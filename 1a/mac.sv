==> flow/design.v <==
module MAC #
(
parameter DATA_WIDTH = 8
)
(
input clk,
input rst_n,
input En,
input Clr,
input [DATA_WIDTH-1:0] Ain,
input [DATA_WIDTH-1:0] Bin,
output [DATA_WIDTH*3-1:0] Cout
);
logic [DATA_WIDTH*3-1:0] result;
logic [DATA_WIDTH*3-1:0] out;
assign result = Ain * Bin + out;
always_ff @(posedge clk, negedge rst_n)
  if (~rst_n)
    out <= '0;
  else if (Clr)
    out <= '0;
  else if (En)
    out <= result;
assign Cout = out;
endmodule
# From RTL to reports: MAC

Tool output for the design above, in the order of the flow.
Line numbers count from 1 in the design file above.
Operators: Yosys type, input widths -> output width; for muxes data width and select width s.
Not given: --

Top module: MAC
Clock port: clk
Library: sky130hd
Library corner: tt_025C_1v80

# Word level

Source: Yosys, flattened and elaborated, memories not mapped. Widths are those after wreduce. Registers that Yosys merges into a memory's read port (data or address) are not register bits. Print and check cells do not count. Equal cells are merged and count once.

Add/sub/neg operators: 1
$mul: 1
Muxes and demuxes: 2
Reduce/logical cells: 1

Operators by type and width:

| cell              | count |
| $mul 8x8->16      | 1 |
| $mux 24           | 2 |
| $add 16x24->24    | 1 |
| $reduce_bool 2->1 | 1 |

Register bits: 24
Bits of input ports: 20
Output and inout port bits: 24
Cells after elaboration: 6

# Depth

Depth = most cells in a row (Yosys ltp): at word level without a register or memory, in the mapped netlist without a sequential cell, where the memories' decode and read muxes count.

Depth in word-level cells: 4
ABC_AREA: 0
Depth in mapped cells: 18
Mapped depth without buffers: 16

# Mapped cells and area

The flow's flattened synthesis, as Yosys stat reports it; memories are mapped. The netlist is that of the ABC_AREA named above (0 if unset); the other value can give another one.

Mapped cells: 455
Cell area after synthesis: 3,936.3 µm²
Flip-flop cells: 24
Buffer cells: 12

Cell types:

| type                      | count |
| sky130_fd_sc_hd__fa_1     | 50 |
| sky130_fd_sc_hd__dfrtp_1  | 24 |
| sky130_fd_sc_hd__ha_1     | 41 |
| sky130_fd_sc_hd__inv_1    | 98 |
| sky130_fd_sc_hd__and2_1   | 35 |
| sky130_fd_sc_hd__nand2_1  | 45 |
| sky130_fd_sc_hd__mux2i_1  | 12 |
| sky130_fd_sc_hd__nor2_1   | 21 |
| sky130_fd_sc_hd__xnor2_1  | 8 |
| sky130_fd_sc_hd__nand4_1  | 11 |
| sky130_fd_sc_hd__a21oi_1  | 13 |
| sky130_fd_sc_hd__nor2b_1  | 9 |
| sky130_fd_sc_hd__a211oi_1 | 6 |
| sky130_fd_sc_hd__a21o_1   | 6 |
| sky130_fd_sc_hd__nand3_1  | 9 |
| sky130_fd_sc_hd__o21ai_0  | 7 |
| sky130_fd_sc_hd__a31o_2   | 3 |
| sky130_fd_sc_hd__clkbuf_1 | 7 |

Not listed: further types 28, cells in them 50.

# Timing after synthesis

Source: OpenSTA report_checks on the synthesized netlist (no wires, ideal clock, input and output delay 20% of the period each), path of least setup slack; recovery checks are left aside. Register names are those of the netlist, which keeps one name where synthesis merged equal registers.

Path type: in2reg
From: in Bin[1]
To: reg out[14]
Period: 6.24 ns
External input delay: 1.248 ns
Launch time at the first pin: 1.248 ns
Data arrival time: 5.184 ns
Data required time: 6.136 ns
Setup slack: 0.952 ns
Delay of the path: 4.040 ns
Driving pins on the path: 17
Buffers on the path: 2
Period reached after synthesis: 5.288 ns

"delay of the path" = arrival - input delay + setup time.
"driving pins on the path": output pins that drive a net of the path, with the launching flip-flop's if there is one; two outputs of one cell count as two.
"period reached after synthesis" is the clock period less the worst setup slack; recovery checks do not enter. This is arithmetic on one report: input and output delays are still those of the set period (20% each).
The rows between start and end are the longest chain of elaborated cells between them; the timing report does not say that the signal goes this way. Where chains are equally long, one stands for them.
A line is the first line of the expression or statement that the cell stems from. Yosys adds cells for indexed reads and writes and turns some case tables into memories.
At most two assigning lines are given for a register; there are more.

Cells stage by stage: sky130_fd_sc_hd__clkbuf_1 > sky130_fd_sc_hd__nand2_1 > sky130_fd_sc_hd__fa_1 > sky130_fd_sc_hd__inv_1 > sky130_fd_sc_hd__fa_1 > sky130_fd_sc_hd__inv_1 > sky130_fd_sc_hd__fa_1 > sky130_fd_sc_hd__fa_1 > sky130_fd_sc_hd__inv_1 > sky130_fd_sc_hd__ha_1 > sky130_fd_sc_hd__o211ai_2 > sky130_fd_sc_hd__o211ai_2 > sky130_fd_sc_hd__nand4_1 > sky130_fd_sc_hd__and3b_1 > sky130_fd_sc_hd__buf_6 > sky130_fd_sc_hd__or4b_1 > sky130_fd_sc_hd__o311ai_1
Length of the longest elaborated chain: 4

RTL lines, path post-synthesis:

| element         | line | source |
| start, declared | 11   | `input [DATA_WIDTH-1:0] Bin,` |
| $mul 8x8->16    | 16   | `assign result = Ain * Bin + out;` |
| $add 16x24->24  | 16   |  |
| $mux 24         | 22   | `else if (En)` |
| $mux 24         | 20   | `else if (Clr)` |
| end, assigned   | 19   | `out <= '0;` |
| end, assigned   | 23   | `out <= result;` |
| end, declared   | 15   | `logic [DATA_WIDTH*3-1:0] out;` |

# Timing after layout

From the final timing report of stored run 1: the path of least setup slack in the routed layout; clock arrival at registers is part of the times.

Path type: in2reg
From: in Bin[7]
To: reg out[15]
Period: 7.59 ns
External input delay: 1.52 ns
Launch time at the first pin: 1.52 ns
Data arrival time: 6.50 ns
Data required time: 7.79 ns
Setup slack: 1.29 ns
Driving pins on the path: 16
Buffers on the path: 1

The rows between start and end are the longest chain of elaborated cells between them; the timing report does not say that the signal goes this way. Where chains are equally long, one stands for them.
At most two assigning lines are given for a register; there are more.

Cells stage by stage: sky130_fd_sc_hd__clkdlybuf4s50_1 > sky130_fd_sc_hd__nand2_1 > sky130_fd_sc_hd__fa_1 > sky130_fd_sc_hd__fa_1 > sky130_fd_sc_hd__inv_1 > sky130_fd_sc_hd__fa_1 > sky130_fd_sc_hd__inv_1 > sky130_fd_sc_hd__fa_1 > sky130_fd_sc_hd__inv_1 > sky130_fd_sc_hd__ha_1 > sky130_fd_sc_hd__a21o_1 > sky130_fd_sc_hd__a221oi_2 > sky130_fd_sc_hd__o21ai_0 > sky130_fd_sc_hd__a311oi_1 > sky130_fd_sc_hd__a41o_1 > sky130_fd_sc_hd__a221o_1
Length of the longest elaborated chain: 4

RTL lines, path post-layout:

| element         | line | source |
| start, declared | 11   | `input [DATA_WIDTH-1:0] Bin,` |
| $mul 8x8->16    | 16   | `assign result = Ain * Bin + out;` |
| $add 16x24->24  | 16   |  |
| $mux 24         | 22   | `else if (En)` |
| $mux 24         | 20   | `else if (Clr)` |
| end, assigned   | 19   | `out <= '0;` |
| end, assigned   | 23   | `out <= result;` |
| end, declared   | 15   | `logic [DATA_WIDTH*3-1:0] out;` |

Wiki page: MAC / flow data

Settings and measured results of 2 stored flow runs for module MAC (sky130hd), not sorted in any way. The constraints put input and output delay at 20% of the set period each and load the outputs with 0.01 pF.
"period reached" = clock period - worst setup slack. The figure is calculated, with input and output delays left at 20% of the set period.
By "overall power" is meant OpenSTA's value without simulated activity: inputs other than the clock are taken to toggle once in ten clock periods, and the tool carries that through the logic.
A setting shown as -- is not set for that run.

| item                                         | stored run 1 | stored run 2 |
| period_ns                                    | 7.59         | 4.94         |
| CORE_UTILIZATION                             | 32           | 17           |
| SETUP_SLACK_MARGIN                           | 0.46         | 0.66         |
| PLACE_DENSITY                                | 0.69         | 0.55         |
| CELL_PAD_IN_SITES_GLOBAL_PLACEMENT           | 1            | 1            |
| CELL_PAD_IN_SITES_DETAIL_PLACEMENT           | 2            | 2            |
| GPL_TIMING_DRIVEN                            | 1            | 1            |
| CAP_MARGIN                                   | 5            | 20           |
| MAX_ROUTING_LAYER                            | met4         | met5         |
| CORE_MARGIN                                  | 2            | 2            |
| SLEW_MARGIN                                  | 20           | 0            |
| TNS_END_PERCENT                              | --           | 85           |
| ABC_AREA                                     | --           | 1            |
| CTS_CLUSTER_DIAMETER                         | --           | 154          |
| utilization after layout (%)                 | 38.4         | 26.6         |
| overall power (mW)                           | 1.670        | 4.169        |
| period reached (ns)                          | 6.301        | 4.480        |
| worst hold slack in the final report (ns)    | 0.569        | 0.527        |
| synthesized cell area (µm²)                  | 3,936.3      | 3,913.8      |
| worst slack on setup checks (ns)             | 1.289        | 0.460        |
| standard-cell area of the final layout (µm²) | 4,608.2      | 6,025.8      |
| total negative slack (ns)                    | 0.000        | 0.000        |
| overall die area (µm²)                       | 13,204.3     | 24,251.8     |
